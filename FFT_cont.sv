==> flow/design.v <==
typedef struct packed {
   logic signed  [16 - 1 : 0] data_r;
   logic signed  [16 - 1 : 0] data_i;
} DATA_SAMPLE;
typedef struct packed {
   DATA_SAMPLE                  data;
   logic                        valid;
} DATA_BUS;
typedef struct packed {
   logic                        valid;
} RX_TO_CONT;
typedef struct packed {
   logic                        valid;
} TX_TO_CONT;
typedef struct packed {
   logic  [3:0]                 point;
   logic  [17:0]                scaling;
   logic                        ifft;
} CONT_TO_COMP;
typedef struct packed {
   logic  [3:0]                 point;
   logic  [4:0]                final_shift;
   logic                        ifft;
} CONT_TO_TX;
module FFT_cont (
   output  CONT_TO_COMP  cont_to_comp,
   output  CONT_TO_TX    cont_to_tx,
   input   TX_TO_CONT    tx_to_cont,
   input   RX_TO_CONT    rx_to_cont,
   output logic          is_ready,  
   input  [31:0]         input_config,
   input  [31:0]         input_command,
   output logic [31:0]   status,    
   input  [1:0]          config_valid,
   input                 clk,
   input                 rst_n 
);
   logic full, empty;
   logic [10:0]  local_count, local_count_w;
   assign full = (local_count == 1024)?1:0;
   assign empty = (local_count == 0)?1:0;
   always_comb begin
      case ({tx_to_cont.valid, rx_to_cont.valid}) 
         2'b10: local_count_w = local_count - 1;
         2'b01: local_count_w = local_count + 1;
         default: local_count_w = local_count;
      endcase
   end
   always_ff @ (posedge clk) begin
      if (rst_n == 0) begin
         local_count <= 0;
      end
      else begin
         local_count <= #1 local_count_w;
      end
   end
   logic [1:0]  current_state, current_state_w;
   always_comb begin
      current_state_w = current_state;
      case (current_state)
      0: begin  
         if (config_valid == 2 && input_command == 1) begin  
            current_state_w = 1;
         end
      end
      1: begin  
         if (config_valid == 2 && input_command == 2) begin  
            current_state_w = 2;
         end
      end
      2: begin  
         if (empty == 1) begin
            current_state_w = 0;
         end
      end
      default: begin
      end
      endcase
   end
   assign status = (current_state == 0);
   always_ff @ (posedge clk) begin
      if (rst_n == 0) begin
         current_state <= 0;
      end
      else begin
         current_state <= #1 current_state_w;
      end
   end
   logic is_ready_w;
   assign #1 is_ready_w = (current_state == 1) && (full == 0);
   always_ff @ (posedge clk) begin
      if (rst_n == 0) begin
         is_ready <= 0;
      end
      else begin
         is_ready <= #1 is_ready_w;
      end
   end
   logic [31:0] setting_w, setting;
   assign  cont_to_tx.ifft = setting[31];
   assign  cont_to_comp.ifft = setting[31];
   assign  cont_to_comp.point = setting[30:27];
   assign  cont_to_tx.point = setting[30:27];
   assign  cont_to_tx.final_shift = setting [26:22];
   assign  cont_to_comp.scaling = setting [21:4];
   always_comb begin
      if (current_state == 0 && config_valid == 1) begin
         setting_w = input_config;
      end
      else begin
         setting_w = setting;
      end
   end
   always_ff @ (posedge clk) begin
      if (rst_n == 0) begin
         setting <= 0;
      end
      else begin
         setting <= #1 setting_w;
      end
   end
endmodule
# Reports on FFT_cont

What the tools print for FFT_cont, step after step.
Line numbers count from 1 in the design file above.
Operators carry their Yosys type and port widths (W data, S select, Z words).
Cell names lack the library's common part.
Not given: -

Top module: FFT_cont
Clock: clk
Cell library: sky130hd
Library corner: tt_025C_1v80

# Word-level counts

Source: Yosys, flattened and elaborated, memories not mapped. Widths are those after wreduce. Registers that Yosys merges into a memory's read port (data or address) are not register bits. Print and check cells do not count.

Output and inout bits: 66
Register bits after elaboration: 46
Input bits: 70
Word-level cells: 36

Reductions and logical operators: 10
Eq/ne operators: 12
Bitwise logic cells: 1
Add/subtract/negate cells: 2
Multiplexer cells: 7

Operator list:

| cell                    | number |
| $eq A32 B1 Y1 const B   | 1 |
| $eq A32 B2 Y1 const B   | 1 |
| $pmux W11 S2            | 1 |
| $add A11 B1 Y11 const B | 1 |
| $sub A11 B1 Y11 const B | 1 |
| $eq A11 B11 Y1 const B  | 1 |
| $logic_not A11 Y1       | 1 |
| $eq A2 B1 Y1 const B    | 3 |
| $eq A2 B2 Y1 const B    | 3 |
| $ne A2 B2 Y1 const B    | 3 |
| $pmux W2 S3             | 1 |
| $mux W2                 | 3 |
| $logic_and A1 B1 Y1     | 4 |
| $logic_not A2 Y1        | 2 |
| $reduce_and A4 Y1       | 1 |
| $reduce_bool A3 Y1      | 1 |
| $reduce_bool A2 Y1      | 1 |
| $mux W1                 | 2 |
| $not A1 Y1              | 1 |

# Longest topological paths

Longest topological path by Yosys (ltp), each cell counted once; first at word level (registers and memories cut), then after technology mapping (sequential cells cut; the memories' decode and read muxes count).

Depth in word-level cells: 4
ABC_AREA: 0
Gate-level depth with buffers: 9
Depth with buffers taken out: 9

# After synthesis

Yosys stat after the flow's synthesis: flattened, memories mapped to cells. It holds for the ABC_AREA given above (unset counts as 0); a run with the other value may have another netlist.
Totals and module areas in this step are rounded.

Cell types:

| type     | number | total area (µm²) |
| dfxtp_1  | 43     | 860.826 |
| buf_4    | 36     | 270.259 |
| nand2_1  | 69     | 258.998 |
| a21boi_0 | 29     | 217.709 |
| ha_1     | 10     | 125.12 |
| nor4_1   | 9      | 56.304 |
| xnor2_1  | 5      | 43.792 |
| mux2i_1  | 4      | 40.038 |
| o21ai_0  | 8      | 40.038 |
| and2_1   | 6      | 37.536 |
| nand3_1  | 7      | 35.034 |
| clkbuf_1 | 9      | 33.782 |
| nor2_1   | 8      | 30.029 |
| inv_1    | 7      | 26.275 |
| a31oi_1  | 4      | 25.024 |
| a21o_1   | 3      | 22.522 |
| a21oi_1  | 4      | 20.019 |
| fa_1     | 1      | 20.019 |

Other cell types: 25; their cells: 40.

Flip-flops: 43
Sequential part of the area: 860.8 µm²
Synthesis area: 2,464 µm²
Mapped cells: 302
Buffer cells: 48

# Timing after synthesis

OpenSTA on the mapped netlist: ideal clock, no wires. The path of least setup slack (recovery checks aside). Input and output delay are each 20% of the period. Register names are those of the netlist, which keeps one name where synthesis merged equal registers.

Path type: input -> register
Start point: input tx_to_cont
End point: register local_count[9]
Data arrival time: 2.210 ns
Driving pins on the path: 9
Slack: 0.238 ns
Required time: 2.448 ns
Library setup time: 0.122 ns
Delay of the path: 1.818 ns
Input delay: 0.514 ns
Time at the first pin: 0.514 ns
Path buffers: 0
Period: 2.57 ns
Synthesis period reached: 2.332 ns

"delay of the path" = arrival - input delay + setup time.
"driving pins on the path": output pins that drive a net of the path, with the launching flip-flop's if there is one; two outputs of one cell count as two.
"synthesis period reached" is the clock period less the worst setup slack; recovery checks do not enter. This is arithmetic on one report: input and output delays are still those of the set period (20% each).
An end named without its bit number is one bit of that signal or, where synthesis recoded a state register, one of its new flip-flops.
The rows between start and end are the longest chain of elaborated cells between them; the timing report does not say that the signal goes this way. Where chains are equally long, one stands for them.
A line is the first line of the expression or statement that the cell stems from. Yosys adds cells for indexed reads and writes and turns some case tables into memories.

Cell sequence: inv_1 -> ha_1 -> inv_1 -> ha_1 -> a21oi_4 -> o2111ai_2 -> a32oi_2 -> mux2i_1 -> a311o_1
Cells in the longest elaborated chain: 2
Elaborated cells between the ends (all ways): 4
RTL lines with such cells: 1
Classes of those cells: eq/ne (2); mux (1); reduce/logical (1)

Ends and longest elaborated chain, after synthesis:

| what               | RTL line | RTL |
| start: declaration | 28       | `input   TX_TO_CONT    tx_to_cont,` |
| $eq A2 B1 Y1       | 43       | `case ({tx_to_cont.valid, rx_to_cont.valid})` |
| $pmux W11 S2       | 43       |  |
| end: assignment    | 51       | `local_count <= 0;` |
| end: assignment    | 54       | `local_count <= #1 local_count_w;` |
| end: declaration   | 39       | `logic [10:0]  local_count, local_count_w;` |

# Path in the finished layout

From the final timing report of entry A: the path of least setup slack in the routed layout; clock arrival at registers is part of the times.

Path type: input -> register
Start point: input tx_to_cont
End point: register local_count[9]
Library setup time: 0.11 ns
Driving pins on the path: 10
Required time: 4.19 ns
Path buffers: 1
Slack: 0.94 ns
Data arrival time: 3.26 ns
Time at the first pin: 0.80 ns
Input delay: 0.80 ns
Period: 4.01 ns

An end named without its bit number is one bit of that signal or, where synthesis recoded a state register, one of its new flip-flops.
The rows between start and end are the longest chain of elaborated cells between them; the timing report does not say that the signal goes this way. Where chains are equally long, one stands for them.

Cell sequence: clkdlybuf4s50_1 -> inv_1 -> ha_1 -> inv_1 -> ha_1 -> a21oi_4 -> o2111ai_2 -> a32oi_2 -> mux2i_1 -> a311o_1
Cells in the longest elaborated chain: 2
Elaborated cells between the ends (all ways): 4
RTL lines with such cells: 1
Classes of those cells: eq/ne (2); mux (1); reduce/logical (1)

Ends and longest elaborated chain, after layout:

| what               | RTL line | RTL |
| start: declaration | 28       | `input   TX_TO_CONT    tx_to_cont,` |
| $eq A2 B1 Y1       | 43       | `case ({tx_to_cont.valid, rx_to_cont.valid})` |
| $pmux W11 S2       | 43       |  |
| end: assignment    | 51       | `local_count <= 0;` |
| end: assignment    | 54       | `local_count <= #1 local_count_w;` |
| end: declaration   | 39       | `logic [10:0]  local_count, local_count_w;` |

Add stored flow runs of FFT_cont

2 stored runs of FFT_cont in the flow (synthesis by Yosys, layout by OpenROAD, sky130hd cells), in arbitrary order. Constraints: input delay and output delay 20% of the set period each, output load 0.01 pF.
"worst setup path time" means the part of the period allowed to the worst setup path (the constraints hold back 20% at inputs and 20% at outputs) less its slack; where the path has registers, the arrival times of their clocks count too.
"total power of the final layout": no workload was simulated; the value follows from the tool's default switching activity.
The measured numbers are rounded.
Among the settings, - means not set for that run.
A result given as - is not shown for that run.

| name                                                    | entry A           | entry B |
| period_ns                                               | 4.01              | 4.09    |
| CAP_MARGIN                                              | 20                | 25      |
| CORE_MARGIN                                             | 2                 | 2       |
| CORE_UTILIZATION                                        | 40                | 72      |
| SLEW_MARGIN                                             | 20                | 10      |
| PLACE_DENSITY_LB_ADDON                                  | -                 | 0.02    |
| CORE_ASPECT_RATIO                                       | -                 | 0.76    |
| CELL_PAD_IN_SITES_GLOBAL_PLACEMENT                      | -                 | 0       |
| TNS_END_PERCENT                                         | -                 | 25      |
| ABC_AREA                                                | -                 | 0       |
| GPL_ROUTABILITY_DRIVEN                                  | -                 | 0       |
| CTS_CLUSTER_SIZE                                        | -                 | 84      |
| CTS_CLUSTER_DIAMETER                                    | -                 | 358     |
| MAX_ROUTING_LAYER                                       | -                 | met4    |
| total power of the final layout (mW)                    | 1.302             | -       |
| chip area after synthesis (Yosys) (µm²)                 | 2,464             | -       |
| setup slack of the critical path (ns)                   | 0.936             | -       |
| area of the standard cells in the finished layout (µm²) | 3,455             | -       |
| worst setup path time (ns)                              | 2.27              | -       |
| kind of the worst setup path                            | input -> register | -       |
| worst hold slack (ns)                                   | 0.465             | -       |
| overall die area (µm²)                                  | 6,803             | -       |

Entry B: unfinished; error FLW-0024 in placement
